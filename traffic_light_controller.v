==> flow/design.v <==
`timescale 1ns / 1ps
module traffic_light (clk, Pa, Pb, Pc, Pd, Ra_tmp, Rb_tmp, Rc_tmp, Rd_tmp, Ga_tmp, Gb_tmp, Gc_tmp, Gd_tmp, Ya_tmp, Yb_tmp, Yc_tmp, Yd_tmp);
input clk;
input Pa,Pb,Pc,Pd;
output reg Ra_tmp,Rb_tmp,Rc_tmp,Rd_tmp;
output reg Ga_tmp,Gb_tmp,Gc_tmp,Gd_tmp;
output reg Ya_tmp,Yb_tmp,Yc_tmp,Yd_tmp;
reg[3:0] state;
reg[3:0] nextstate;
reg [27:0] count=0;
initial
begin
 state = 0;
end
always @(state or Pa or Pb or Pc or Pd)
begin
 Ra_tmp = 1'b0 ;
 Rb_tmp = 1'b0 ;
 Rc_tmp = 1'b0 ;
 Rd_tmp = 1'b0 ;
 Ga_tmp = 1'b0 ;
 Gb_tmp = 1'b0 ;
 Gc_tmp = 1'b0 ;
 Gd_tmp = 1'b0 ;
 Ya_tmp = 1'b0 ;
 Yb_tmp = 1'b0 ;
 Yc_tmp = 1'b0 ;
 Yd_tmp = 1'b0 ;
 nextstate = 0;
 case (state)
 0, 1 :
 begin
 Rb_tmp = 1'b1 ;
 Rd_tmp = 1'b1 ;
 Ga_tmp = 1'b1 ;
 Rc_tmp = 1'b1 ;
 nextstate = state + 1;
 end
 2 :
 begin
 Rb_tmp = 1'b1 ;
 Rd_tmp = 1'b1 ;
 Ga_tmp = 1'b1 ;
 Rc_tmp = 1'b1 ;
 if (Pb==1'b0 && Pc==1'b0 && Pd==1'b0 && Pa==1'b1)
 begin
 nextstate = 2;
 end
 else if(Pb==1'b1)
 begin
 nextstate = 3;
 end 
 else if(Pc==1'b1)
 begin 
 nextstate = 7;
 end
 else if(Pd==1'b1)
 begin 
 nextstate = 11;
 end
 else 
 begin
 nextstate = 3;
 end
 end
 3 :
 begin
 Ya_tmp = 1'b1 ;
 Ga_tmp = 1'b0 ;
 Rc_tmp = 1'b1 ;
 Rb_tmp = 1'b1 ;
 Rd_tmp = 1'b1 ;
 nextstate = 4 ;
 end
 4,5 :
 begin
 Gb_tmp = 1'b1 ;
 Ya_tmp = 1'b0 ;
 Rd_tmp = 1'b1 ;
 Ra_tmp = 1'b1 ;
 Rc_tmp = 1'b1 ;
 nextstate = state + 1;
 end
 6 :
 begin
 Gb_tmp = 1'b1 ;
 Rd_tmp = 1'b1 ;
 Ra_tmp = 1'b1 ;
 Rc_tmp = 1'b1 ;
 if (Pa==1'b0 && Pb==1'b1 && Pc==1'b0 && Pd==1'b0)
 begin
 nextstate = 6;
 end 
 else if(Pc==1'b1)
 begin
 nextstate = 7;
 end 
 else if(Pd==1'b1)
 begin 
 nextstate = 11;
 end
 else if(Pa==1'b1)
 begin 
 nextstate = 15;
 end
 else begin 
 nextstate = 7;
 end
 end
 7 :
 begin
 Ra_tmp = 1'b1 ;
 Rc_tmp = 1'b1 ;
 Yb_tmp = 1'b1 ;
 Gb_tmp = 1'b0 ;
 Rd_tmp = 1'b1 ;
 nextstate = 8 ;
 end
 8,9 :
 begin
 Rb_tmp = 1'b1 ;
 Rd_tmp = 1'b1 ;
 Ra_tmp = 1'b1 ;
 Yb_tmp = 1'b0 ;
 Gc_tmp = 1'b1 ;
 nextstate = state + 1 ;
 end
 10 :
 begin
 Gc_tmp = 1'b1 ;
 Rd_tmp = 1'b1 ;
 Ra_tmp = 1'b1 ;
 Rb_tmp = 1'b1 ;
 if (Pa==1'b0 && Pb==1'b0 && Pc==1'b1 && Pd==1'b0)
 begin
 nextstate = 10;
 end 
 else if(Pd==1'b1)
 begin
 nextstate = 11;
 end 
 else if(Pb==1'b1)
 begin
 nextstate = 3;
 end 
 else if(Pa==1'b1)
 begin 
 nextstate = 15;
 end
 else begin 
 nextstate = 11;
 end
 end
 11 :
 begin
 Ra_tmp = 1'b1;
 Yc_tmp = 1'b1;
 Rb_tmp = 1'b1;
 Rd_tmp = 1'b1;
 Gc_tmp = 1'b0;
 nextstate = 12;
 end
 12,13 :
 begin
 Rb_tmp = 1'b1 ;
 Gd_tmp = 1'b1 ;
 Ra_tmp = 1'b1 ;
 Rc_tmp = 1'b1 ;
 Yc_tmp = 1'b0;
 nextstate = state + 1 ;
 end
 14 :
 begin
 Rb_tmp = 1'b1 ;
 Gd_tmp = 1'b1 ;
 Ra_tmp = 1'b1 ;
 Rc_tmp = 1'b1 ;
 if (Pa==1'b0 && Pb==1'b0 && Pc==1'b0 && Pd==1'b1)
 begin
 nextstate = 14;
 end 
 else if(Pa==1'b1)
 begin
 nextstate = 15;
 end
 else if(Pb==1'b1)
 begin
 nextstate = 3;
 end 
 else if(Pc==1'b1)
 begin 
 nextstate = 7;
 end
 else begin 
 nextstate = 15;
 end
 end
 15 :
 begin
 Ra_tmp = 1'b1;
 Rc_tmp = 1'b1;
 Rb_tmp = 1'b1;
 Yd_tmp = 1'b1;
 Gd_tmp = 1'b0;
 nextstate = 0;
 end
 endcase
end
always @(posedge clk)
begin
 state <= nextstate ;
end
endmodule
* Reports on traffic_light
The steps from the RTL of traffic_light to its reports follow in flow order. Line numbers count from 1 in the design file above. Operators carry their Yosys type and port widths (W data, S select, Z words). Library cell names are shortened. The mark - stands for no value.
Set-up: top module traffic_light, clock port clk, cell library sky130hd, corner tt_025C_1v80

* Word level
Source: Yosys, flattened and elaborated, memories not mapped. Widths are those after wreduce; folded enables and synchronous resets count as part of the registers. Registers that Yosys merges into a memory's read port (data or address) are not register bits. Print and check cells do not count. Equal cells are merged and count once.
Word-level totals: flip-flop bits (word level) 4, bits of input ports 5, output and inout port bits 12, cells after elaboration 83
Cells by class: $add $sub $neg 1, eq/ne operators 15, muxes and demuxes 29, bitwise logic cells 4, reduce/logical cells 33
Operator list (count):
- $reduce_or A15 Y1 | 4
- $mux W4 | 15
- $reduce_or A13 Y1 | 4
- $reduce_or A12 Y1 | 4
- $pmux W4 S9 | 1
- $eq A4 B4 Y1 const B | 8
- $pmux W1 S2 | 12
- $eq A4 B3 Y1 const B | 4
- $reduce_or A4 Y1 | 4
- $reduce_or A3 Y1 | 4
- $logic_and A1 B1 Y1 | 11
- $eq A4 B2 Y1 const B | 2
- $reduce_or A8 Y1 | 1
- $not A1 Y1 | 4
- $add A4 B1 Y4 const B | 1
- $eq A4 B1 Y1 const B | 1
- $logic_not A4 Y1 | 1
- $mux W3 | 1

* Logic depth
Depth = most cells in a row (Yosys ltp): at word level without a register or memory, in the mapped netlist without a sequential cell, where the memories' decode and read muxes count.
Logic depth: word-level depth 6, ABC_AREA 1, depth in mapped cells 9, mapped depth without buffers 8

* Mapped cells and area
The flow's flattened synthesis, as Yosys stat reports it; memories are mapped. The netlist is that of the ABC_AREA named above (0 if unset); the other value can give another one. The area totals of this step are shown rounded.
Cells by type:
- nand2_1 | count 30, total area 112.608 um^2
- nand3_1 | count 20, total area 100.096 um^2
- dfxtp_1 | count 4, total area 80.077 um^2
- inv_1 | count 16, total area 60.058 um^2
- nor2_1 | count 16, total area 60.058 um^2
- ha_1 | count 4, total area 50.048 um^2
- nand2_4 | count 4, total area 45.043 um^2
- o21ai_0 | count 8, total area 40.038 um^2
- nor2_4 | count 3, total area 33.782 um^2
- buf_6 | count 2, total area 22.522 um^2
- a21oi_1 | count 4, total area 20.019 um^2
- nor2_8 | count 1, total area 20.019 um^2
- nor2_2 | count 3, total area 18.768 um^2
- a21oi_4 | count 1, total area 16.266 um^2
- nand4_1 | count 2, total area 12.512 um^2
- inv_2 | count 3, total area 11.261 um^2
- nand3_2 | count 1, total area 10.01 um^2
- nor3_1 | count 2, total area 10.01 um^2
Other cell types: 10; their cells: 11.
Mapped netlist: cells in the netlist 135, mapped area 802 um^2, sequential part of the area 80.1 um^2, mapped flip-flops 4, buffer cells 2

* Path before layout
Source: OpenSTA report_checks on the synthesized netlist (no wires, ideal clock, input and output delay 20% of the period each), path of least setup slack; recovery checks are left aside. Register names are those of the netlist, which keeps one name where synthesis merged equal registers.
Path after synthesis: path type flip-flop to output port, start register state[0], end output port Gd_tmp, period 2010 ps, external output delay 402 ps, time at the first pin 0 ps, arrival time 1432 ps, required time 1608 ps, path slack 176 ps, delay of the path 1432 ps, driving pins on the path 8, path buffers 0, synthesis period reached 1834 ps
"delay of the path" = arrival - input delay + setup time. A path that ends at an output port has no setup time. "driving pins on the path" counts driving pins, that of a launching flip-flop among them; a cell with two outputs on the path counts twice. "synthesis period reached" is the clock period less the worst setup slack; recovery checks do not enter. This is arithmetic on one report: input and output delays are still those of the set period (20% each). The rows between start and end are the longest chain of elaborated cells between them; the timing report does not say that the signal goes this way. Where chains are equally long, one stands for them. A line is the first line of the expression or statement that the cell stems from. Yosys adds cells for indexed reads and writes and turns some case tables into memories.
Between the ends, after synthesis: path through dfxtp_1 > inv_1 > ha_1 > nor2_1 > nand2_1 > nand2_1 > nand2_1 > nor3_1, length of the longest elaborated chain 3, elaborated cells on any way between the ends 19, RTL lines with such cells 1, those cells by class eq/ne (15); mux (1); reduce/logical (3)
Ends and longest elaborated chain, after synthesis:
- start: declaration | line 8 | reg[3:0] state;
- start: assignment | line 211 | state <= nextstate ;
- $eq A4 B4 Y1 | line 30 | case (state)
- $reduce_or A13 Y1
- $pmux W1 S2 | line 30
- end: declaration | line 6 | output reg Ga_tmp,Gb_tmp,Gc_tmp,Gd_tmp;

* Path in the finished layout
Path of least setup slack in the final report of record 2 (OpenROAD, finished layout, wires in). Where an end is a register, its clock arrival counts in the times. The path's times are printed in steps of 10 ps; the period is the one set.
Path after layout: path type flip-flop to output port, start register state[1], end output port Rc_tmp, period 2410 ps, external output delay 480 ps, time at the first pin 230 ps, arrival time 1620 ps, required time 1930 ps, path slack 300 ps, driving pins on the path 11, path buffers 2
The rows between start and end are the longest chain of elaborated cells between them; the timing report does not say that the signal goes this way. Where chains are equally long, one stands for them.
Between the ends, after layout: path through dfxtp_4 > buf_6 > ha_4 > inv_6 > nor2_8 > inv_4 > nand2_4 > nor2_4 > nand2_2 > or2_1 > buf_2, length of the longest elaborated chain 3, elaborated cells on any way between the ends 19, RTL lines with such cells 1, those cells by class eq/ne (15); mux (1); reduce/logical (3)
Ends and longest elaborated chain, after layout:
- start: declaration | line 8 | reg[3:0] state;
- start: assignment | line 211 | state <= nextstate ;
- $eq A4 B4 Y1 | line 30 | case (state)
- $reduce_or A12 Y1
- $pmux W1 S2 | line 30
- end: declaration | line 5 | output reg Ra_tmp,Rb_tmp,Rc_tmp,Rd_tmp;

Flow measurements of traffic_light on sky130hd: 2 stored runs with different settings, listed in no order. Input and output delays are each 20% of the period that was set; the output load is 0.01 pF.
"reached clock period" is the run's clock period less its worst setup slack. It is reckoned from that one timing run; input and output delays stay at 20% of the period that was set.
"time on the worst setup path" is the time allowed to the run's worst setup path (the clock period less input and output delay, where it has them) less its slack. Clock arrival times count: a late capture clock shortens it, a late launch clock lengthens it.
"time on the worst setup path" is known to 10 ps.
The measured numbers are rounded.

[record 1] flow files
==> flow/run.sh <==
#!/bin/bash
# the make line also repeats the synthesis and layout settings of config.mk as NAME=value (left out here)
make -C /OpenROAD-flow-scripts/flow DESIGN_CONFIG=/design/flow/config.mk WORK_HOME=/design/flow/orfs CLKGATE_MAP_FILE= finish
==> flow/config.mk <==
export PLATFORM = sky130hd
export DESIGN_NAME = traffic_light
export DESIGN_NICKNAME = traffic_light
export VERILOG_FILES = /design/flow/design.v
export SDC_FILE = /design/flow/constraint.sdc
export NUM_CORES = 4
export LEC_CHECK = 0
export CAP_MARGIN = 20
export CORE_MARGIN = 2
export CORE_UTILIZATION = 59
export CTS_CLUSTER_DIAMETER = 214
export GPL_ROUTABILITY_DRIVEN = 1
export MAX_ROUTING_LAYER = met4
export PLACE_DENSITY = 0.76
export SLEW_MARGIN = 20
==> flow/constraint.sdc <==
create_clock -name core_clock -period 1.78 [get_ports {clk}]
set_input_delay 0.3560 -clock core_clock [delete_from_list [all_inputs] [get_ports {clk}]]
set_output_delay 0.3560 -clock core_clock [all_outputs]
set_load 0.01 [all_outputs]

[record 1] result: no final report: floorplanning broke off with PDN-0185

[record 2] flow files
==> flow/run.sh <==
#!/bin/bash
# the make line also repeats the synthesis and layout settings of config.mk as NAME=value (left out here)
make -C /OpenROAD-flow-scripts/flow DESIGN_CONFIG=/design/flow/config.mk WORK_HOME=/design/flow/orfs CLKGATE_MAP_FILE= finish
==> flow/config.mk <==
export PLATFORM = sky130hd
export DESIGN_NAME = traffic_light
export DESIGN_NICKNAME = traffic_light
export VERILOG_FILES = /design/flow/design.v
export SDC_FILE = /design/flow/constraint.sdc
export NUM_CORES = 4
export LEC_CHECK = 0
export ABC_AREA = 1
export CAP_MARGIN = 20
export CELL_PAD_IN_SITES_DETAIL_PLACEMENT = 0
export CELL_PAD_IN_SITES_GLOBAL_PLACEMENT = 3
export CORE_MARGIN = 2
export CORE_UTILIZATION = 28
export CTS_CLUSTER_SIZE = 27
export MAX_ROUTING_LAYER = met5
export PLACE_DENSITY_LB_ADDON = 0.27
export SETUP_SLACK_MARGIN = 0.31
export SLEW_MARGIN = 20
export TNS_END_PERCENT = 40
==> flow/constraint.sdc <==
create_clock -name core_clock -period 2.41 [get_ports {clk}]
set_input_delay 0.4820 -clock core_clock [delete_from_list [all_inputs] [get_ports {clk}]]
set_output_delay 0.4820 -clock core_clock [all_outputs]
set_load 0.01 [all_outputs]

[record 2] result: post-synthesis cell area 802 um^2; area inside the die boundary 3310 um^2; utilization of the finished layout 0.449; lowest setup slack 303 ps; sum of negative setup slack 0 ps; reached clock period 2107 ps; time on the worst setup path 1620 ps; class of the worst setup path flip-flop to output port
